==> flow/design.v <==
`timescale 1ns / 1ps
module divider(input clk,
             input signed [7:0]A, 
             input signed [7:0]B,
             output logic signed [15:0]R,
             output logic sign
             );
logic [15:0] result;
assign result = A/B;             
always@ ( posedge clk )
case (result[15] )
1'b0:
begin
R <= result;
end
1'b1:
begin
R<= result;
end
endcase
endmodule
-- Tool chain data of divider
What the tools print for divider, step after step.
Line numbers count from 1 in the design file above.
Operators carry their Yosys type and port widths (W data, S select, Z words).
Cell names lack the library's common part.
Not given: n/a
- top module: divider
- clock input: clk
- standard-cell library: sky130hd
- corner: tt_025C_1v80

-- After elaboration
Counts by Yosys on the flattened word-level netlist (proc, flatten, opt, wreduce; memories kept). Register bits leave out memories and registers merged into their read ports (data or address); mux counts leave out enables and synchronous resets folded into registers. Print and check cells are left out. Cells with the same type and inputs are merged into one.
- noted register bits: 16
- noted input bits: 17
- cells after elaboration: 4
- div/mod/pow operators at 1
- muxes and demuxes: 1
- noted bitwise gates (word level): 1
- operators with widths (kind ; number):
    $div A8 B8 Y16 ; 1
    $pmux W16 S2 ; 1
    $not A1 Y1 ; 1

-- Logic depth
Depth = most cells in a row (Yosys ltp): at word level without a register or memory, in the mapped netlist without a sequential cell, where the memories' decode and read muxes count.
- depth in word-level cells: 3
- ABC_AREA at 1
- depth in mapped cells at 248

-- After synthesis
Yosys stat after the flow's synthesis: flattened, memories mapped to cells. It holds for the ABC_AREA given above (unset counts as 0); a run with the other value may have another netlist.
- cells in the netlist: 1189
- noted cell area after synthesis: 7977.7 µm²
- flip-flops: 16
- buffer cells at 17
- cell types (cell type ; number):
    ha_1 ; 140
    nand2_1 ; 243
    inv_1 ; 162
    nand2_2 ; 84
    nand3_1 ; 77
    xor2_1 ; 44
    nand3_2 ; 38
    dfxtp_1 ; 16
    or2_2 ; 40
    nor2_1 ; 57
    xnor2_1 ; 23
    o21ai_2 ; 22
    a21oi_1 ; 36
    o21ai_0 ; 30
    nand2_4 ; 13
    and2_1 ; 13
    nand2_8 ; 4
    nor2_2 ; 12
Other cell types: 45; their cells: 135.

-- Path before layout
Path of least setup slack by OpenSTA after synthesis, without wires, with an ideal clock, recovery checks aside; 20% of the period is set as input and as output delay. Where synthesis merged equal registers, the netlist keeps one of their names.
- kind: input -> register
- start point: input B[0]
- end point: register R[12]
- period at 32300 ps
- noted external input delay: 6460 ps
- library setup time: 112 ps
- arrival time: 29494 ps
- path slack: 2694 ps
- delay of the path: 23146 ps
- noted stages on the path: 232
- noted buffers on the path: 6
- synthesis period reached at 29606 ps
"delay of the path" is the arrival time less input delay plus setup time.
"stages on the path": output pins that drive a net of the path, with the launching flip-flop's if there is one; two outputs of one cell count as two.
"synthesis period reached" = period - worst setup slack (recovery checks aside). The figure is calculated, with input and output delays left at 20% of the set period.
Between the ends stands the longest chain of elaborated cells between them, by number of cells; it is not shown to be the way that was timed. Of several equally long chains one is given.
Each line given opens the expression or statement behind the cell; cells for indexed reads and writes are added by Yosys, which also makes memories of some case tables.
- cell sequence: inv_1 ha_1 nand2_1 o21ai_0 inv_1 ha_1 nand2_1 nor2_1 o21ai_2 nor2_1 ha_1 inv_1 o21bai_1 a21o_1 nand3_4 o21ai_0 inv_1 ha_1 [196 not listed] a21boi_0 o21ai_0 nand2_1 nand2_1 nand2_1 nand2_1 nand2_1 nand2_1 nand2_1 a21oi_1 o211ai_1 a21boi_0 ha_1 nand2_1 nor4_4 nand4_1 nand3_1 nand2_1
- noted length of the longest elaborated chain: 3
- elaborated cells between the ends (all ways) at 3
- noted RTL lines with such cells: 2
- those cells by class: div (1); mux (1); logic (1)
- RTL lines, path post-synthesis (item ; RTL line ; source):
    from (decl) ; 4 ; input signed [7:0]B,
    $div A8 B8 Y16 ; 9 ; assign result = A/B;
    $not A1 Y1 ; 11 ; case (result[15] )
    $pmux W16 S2 ; 11 ;
    to (assign) ; 14 ; R <= result;
    to (assign) ; 18 ; R<= result;
    to (decl) ; 5 ; output logic signed [15:0]R,

-- Timing after layout
Path of least setup slack in the final report of flow run 2 (OpenROAD, finished layout, wires in). Where an end is a register, its clock arrival counts in the times.
The path's times are printed in steps of 10 ps; the period is the one set.
- kind: input -> register
- start point: input B[0]
- end point: register R[12]
- period at 57100 ps
- noted external input delay: 11420 ps
- library setup time: 100 ps
- arrival time: 40210 ps
- path slack: 17040 ps
- noted stages on the path: 228
- noted buffers on the path: 3
Between the ends stands the longest chain of elaborated cells between them, by number of cells; it is not shown to be the way that was timed. Of several equally long chains one is given.
- cell sequence: clkdlybuf4s50_1 inv_1 buf_4 ha_1 nand2_1 o21ai_0 inv_1 buf_4 ha_1 nand2_1 nor2_1 o21ai_2 nor2_1 ha_1 inv_1 o21bai_1 a21o_1 nand3_4 [192 not listed] a21boi_0 o21ai_0 nand2_1 nand2_1 nand2_1 nand2_1 nand2_1 nand2_1 nand2_1 a21oi_1 o211ai_1 a21boi_0 ha_1 nand2_1 nor4_4 nand4_1 nand3_1 nand2_1
- noted length of the longest elaborated chain: 3
- elaborated cells between the ends (all ways) at 3
- noted RTL lines with such cells: 2
- those cells by class: div (1); mux (1); logic (1)
- RTL lines, path post-layout (item ; RTL line ; source):
    from (decl) ; 4 ; input signed [7:0]B,
    $div A8 B8 Y16 ; 9 ; assign result = A/B;
    $not A1 Y1 ; 11 ; case (result[15] )
    $pmux W16 S2 ; 11 ;
    to (assign) ; 14 ; R <= result;
    to (assign) ; 18 ; R<= result;
    to (decl) ; 5 ; output logic signed [15:0]R,

# Flow runs of divider

Stored flow runs of divider (2 of them; Yosys, OpenROAD, sky130hd). They differ in their settings and are not a sequence. Constraints: input delay and output delay 20% of the set period each, output load 0.01 pF.
"period reached" means the clock period less the worst setup slack. The figure is calculated, with input and output delays left at 20% of the set period.
By "time used up by the worst setup path" is meant the share of the clock period that the worst setup path is allowed (20% is reserved at inputs, 20% at outputs), minus its slack. Clock arrival times at its registers enter into it.
"time used up by the worst setup path" is given in steps of 10 ps.

Flow run 1

==> flow/run.sh <==
#!/bin/bash
# the make line also repeats the synthesis and layout settings of config.mk as NAME=value (left out here)
make -C /OpenROAD-flow-scripts/flow DESIGN_CONFIG=/design/flow/config.mk WORK_HOME=/design/flow/orfs CLKGATE_MAP_FILE= finish
==> flow/config.mk <==
export PLATFORM = sky130hd
export DESIGN_NAME = divider
export DESIGN_NICKNAME = divider
export VERILOG_FILES = /design/flow/design.v
export SDC_FILE = /design/flow/constraint.sdc
export NUM_CORES = 4
export LEC_CHECK = 0
export ABC_AREA = 0
export CAP_MARGIN = 20
export CELL_PAD_IN_SITES_DETAIL_PLACEMENT = 2
export CORE_MARGIN = 2
export CORE_UTILIZATION = 70
export CTS_CLUSTER_DIAMETER = 191
export GPL_TIMING_DRIVEN = 1
export MAX_ROUTING_LAYER = met4
export SLEW_MARGIN = 40
export TNS_END_PERCENT = 65
==> flow/constraint.sdc <==
create_clock -name core_clock -period 23.0 [get_ports {clk}]
set_input_delay 4.6000 -clock core_clock [delete_from_list [all_inputs] [get_ports {clk}]]
set_output_delay 4.6000 -clock core_clock [all_outputs]
set_load 0.01 [all_outputs]

Flow run 1: no final report: placement broke off with DPL-0038.

Flow run 2

==> flow/run.sh <==
#!/bin/bash
# the make line also repeats the synthesis and layout settings of config.mk as NAME=value (left out here)
make -C /OpenROAD-flow-scripts/flow DESIGN_CONFIG=/design/flow/config.mk WORK_HOME=/design/flow/orfs CLKGATE_MAP_FILE= finish
==> flow/config.mk <==
export PLATFORM = sky130hd
export DESIGN_NAME = divider
export DESIGN_NICKNAME = divider
export VERILOG_FILES = /design/flow/design.v
export SDC_FILE = /design/flow/constraint.sdc
export NUM_CORES = 4
export LEC_CHECK = 0
export ABC_AREA = 1
export CAP_MARGIN = 20
export CORE_ASPECT_RATIO = 1.87
export CORE_MARGIN = 2
export CORE_UTILIZATION = 24
export PLACE_DENSITY_LB_ADDON = 0.08
export SLEW_MARGIN = 20
==> flow/constraint.sdc <==
create_clock -name core_clock -period 57.1 [get_ports {clk}]
set_input_delay 11.4200 -clock core_clock [delete_from_list [all_inputs] [get_ports {clk}]]
set_output_delay 11.4200 -clock core_clock [all_outputs]
set_load 0.01 [all_outputs]

Measured in flow run 2:
- period reached at 40058 ps
- Yosys chip area after synthesis: 7977.7 µm²
- final design utilization: 27.2 %
- time used up by the worst setup path: 28640 ps
- critical path type: input -> register
- noted the lowest setup slack: 17042 ps
- noted the setup total negative slack: 0 ps
- total die area: 34786.5 µm²
