==> flow/design.v <==
`timescale 1ns / 1ps
module upCounter( input clk,
                  input clr,
                  input inc,
                  output [29:0] count
                );
logic [29:0]counter; 
always @(posedge clk)
    begin
    if(clr)
        counter <= 29'b0;
    else
        counter <= counter + 29'b1;
    end 
assign count = counter;
endmodule
Tool chain data of upCounter
Tool output for the design above, in the order of the flow.
Lines are those of the file above, counted from 1.
Library cell names are shortened.
{ "setup": {"top_module": "upCounter", "clk_port": "clk", "library": "sky130hd", "corner": "tt_025C_1v80"} }

After elaboration
Yosys after proc, flatten, opt, wreduce and memory -nomap, before mapping. Enables and synchronous resets that opt folds into registers are not counted as muxes. Memory bits, and registers merged into a memory's read port (data or address), are not among the register bits. Print and check cells are not counted. Equal cells are merged and count once.
{ "classes": {"n_addsub": 1} }
{ "ops": {"columns": ["operator", "count"], "rows": [
  ["adder 30 x 1 -> 30 bit (second input constant)", 1]
]} }
{ "word_totals": {"ff_bits": 30, "in_bits": 3, "output_inout_bits": 30, "wordCells": 2} }

Longest topological paths
Yosys ltp: most cells in a row. Word level: on the elaborated netlist, between registers, memories and ports. Mapped: between sequential cells and ports; inverters and the memories' decode and read muxes count.
{ "depth": {"depth_word": 1, "ABC_AREA": 0, "depth_mapped": 6} }

After synthesis
Source: synth_stat.txt of the flow (Yosys; design flattened, memories mapped). It holds for the ABC_AREA given above (unset counts as 0); a run with the other value may have another netlist.
{ "types": {"columns": ["type", "count", "type_area_um2"], "rows": [
  ["dfxtp_1", 30, 600.576],
  ["or4_1", 10, 75.072],
  ["a21oi_1", 13, 65.062],
  ["nand4_1", 10, 62.56],
  ["nand3_1", 12, 60.058],
  ["nor2_1", 15, 56.304],
  ["xor2_1", 6, 52.55],
  ["nand2_1", 12, 45.043],
  ["or3_1", 7, 43.792],
  ["xnor2_1", 5, 43.792],
  ["o31ai_1", 5, 37.536],
  ["and4_1", 4, 35.034],
  ["o21ai_0", 7, 35.034],
  ["mux2_2", 3, 33.782],
  ["nor2b_1", 4, 25.024],
  ["clkbuf_1", 5, 18.768],
  ["inv_1", 5, 18.768],
  ["or2_2", 3, 18.768]
]} }
Not listed: further types 13, cells in them 17.
{ "mapped": {"mapped_cells": 173, "area_um2": 1451.4, "sequential_area_um2": 600.6, "flip_flops": 30, "buffers": 9} }

Timing after synthesis
Path of least setup slack by OpenSTA after synthesis, without wires, with an ideal clock, recovery checks aside; 20% of the period is set as input and as output delay. Where synthesis merged equal registers, the netlist keeps one of their names.
{ "synth_timing": {"path_kind": "register to register", "startpoint": "reg counter[2]", "endpoint": "reg counter[27]", "period_ns": 2.14, "setup_time_ns": 0.121, "launch_ns": 0.000, "t_arrival_ns": 1.839, "t_required_ns": 2.019, "path_slack_ns": 0.180, "path_delay_ns": 1.960, "stages": 7, "period_less_setup_slack_ns": 1.96} }
"path_delay_ns" = arrival - input delay + setup time.
"stages": output pins that drive a net of the path, with the launching flip-flop's if there is one; two outputs of one cell count as two.
"period_less_setup_slack_ns" = period - worst setup slack (recovery checks aside). The figure is calculated, with input and output delays left at 20% of the set period.
The rows between start and end are the longest chain of elaborated cells between them; the timing report does not say that the signal goes this way. Where chains are equally long, one stands for them.
A line is the first line of the expression or statement that the cell stems from. Yosys adds cells for indexed reads and writes and turns some case tables into memories.
{ "synth_via": {"cell_sequence": "dfxtp_1 -> buf_2 -> nand4_1 -> or4_1 -> buf_2 -> nor4_1 -> mux2_2", "elab_chain_len": 1, "cells_between": 1, "cone_lines": 1, "cone_classes": "1 x add/sub"} }
{ "synth_lines": {"columns": ["element", "line_no", "rtl"], "rows": [
  ["start, declared", 7, "logic [29:0]counter;"],
  ["start, assigned", 11, "counter <= 29'b0;"],
  ["start, assigned", 13, "counter <= counter + 29'b1;"],
  ["adder 30 x 1 -> 30 bit", 13, null],
  ["end, assigned", 11, null],
  ["end, assigned", 13, null],
  ["end, declared", 7, null]
]} }

Worst path after layout
From the final timing report of record 1: the path of least setup slack in the routed layout; clock arrival at registers is part of the times.
{ "layout_timing": {"path_kind": "register to register", "startpoint": "reg counter[7]", "endpoint": "reg counter[27]", "period_ns": 2.33, "setup_time_ns": 0.10, "launch_ns": 0.33, "t_arrival_ns": 2.33, "t_required_ns": 2.56, "path_slack_ns": 0.23, "stages": 5} }
The rows between start and end are the longest chain of elaborated cells between them; the timing report does not say that the signal goes this way. Where chains are equally long, one stands for them.
{ "layout_via": {"cell_sequence": "dfxtp_1 -> nand4_1 -> or4_1 -> nor4_1 -> mux2_2", "elab_chain_len": 1, "cells_between": 1, "cone_lines": 1, "cone_classes": "1 x add/sub"} }
{ "layout_lines": {"columns": ["element", "line_no", "rtl"], "rows": [
  ["start, declared", 7, "logic [29:0]counter;"],
  ["start, assigned", 11, "counter <= 29'b0;"],
  ["start, assigned", 13, "counter <= counter + 29'b1;"],
  ["adder 30 x 1 -> 30 bit", 13, null],
  ["end, assigned", 11, null],
  ["end, assigned", 13, null],
  ["end, declared", 7, null]
]} }

Module upCounter, platform sky130hd: 2 stored runs of the flow (Yosys, OpenROAD) with differing settings, in no particular order. Input and output delays are each 20% of the period that was set; the output load is 0.01 pF.
By "achieved clock period (ns)" is meant the clock period of the run minus its worst setup slack. This is arithmetic on one report: input and output delays are still those of the set period (20% each).
"worst setup path time (ns)": the worst setup path's part of the clock period (all of it between registers, 20% less for each end at a port) less its slack. A launch clock that arrives late makes it longer, a capture clock that arrives late makes it shorter.
"finish__power__total": no workload was simulated; the value follows from the tool's default switching activity.

settings of record 1
{
  "period_ns": 2.33,
  "CORE_UTILIZATION": 49,
  "CAP_MARGIN": 20,
  "CORE_MARGIN": 2,
  "SLEW_MARGIN": 20
}
report of record 1
yosys chip area after synthesis (um^2): 1451.4
finish__design__die__area: 3413.5
finish__design__instance__area__stdcell: 1909.3
finish__design__instance__utilization: 0.6865
finish__timing__setup__ws: 0.226
finish__timing__setup__tns: 0.000
finish__timing__hold__ws: 0.495
finish__power__total: 1.111e-03
achieved clock period (ns): 2.104
worst setup path time (ns): 2.10
worst setup path kind: register to register

settings of record 2
{
  "period_ns": 1.31,
  "CORE_UTILIZATION": 48,
  "SETUP_SLACK_MARGIN": 0.18,
  "PLACE_DENSITY_LB_ADDON": 0.09,
  "HOLD_SLACK_MARGIN": -0.06,
  "CORE_ASPECT_RATIO": 1.05,
  "GPL_TIMING_DRIVEN": 0,
  "GPL_ROUTABILITY_DRIVEN": 1,
  "CTS_CLUSTER_SIZE": 45,
  "CAP_MARGIN": 20,
  "CORE_MARGIN": 2,
  "SLEW_MARGIN": 20
}
report of record 2: did not finish, route, DPL-0038
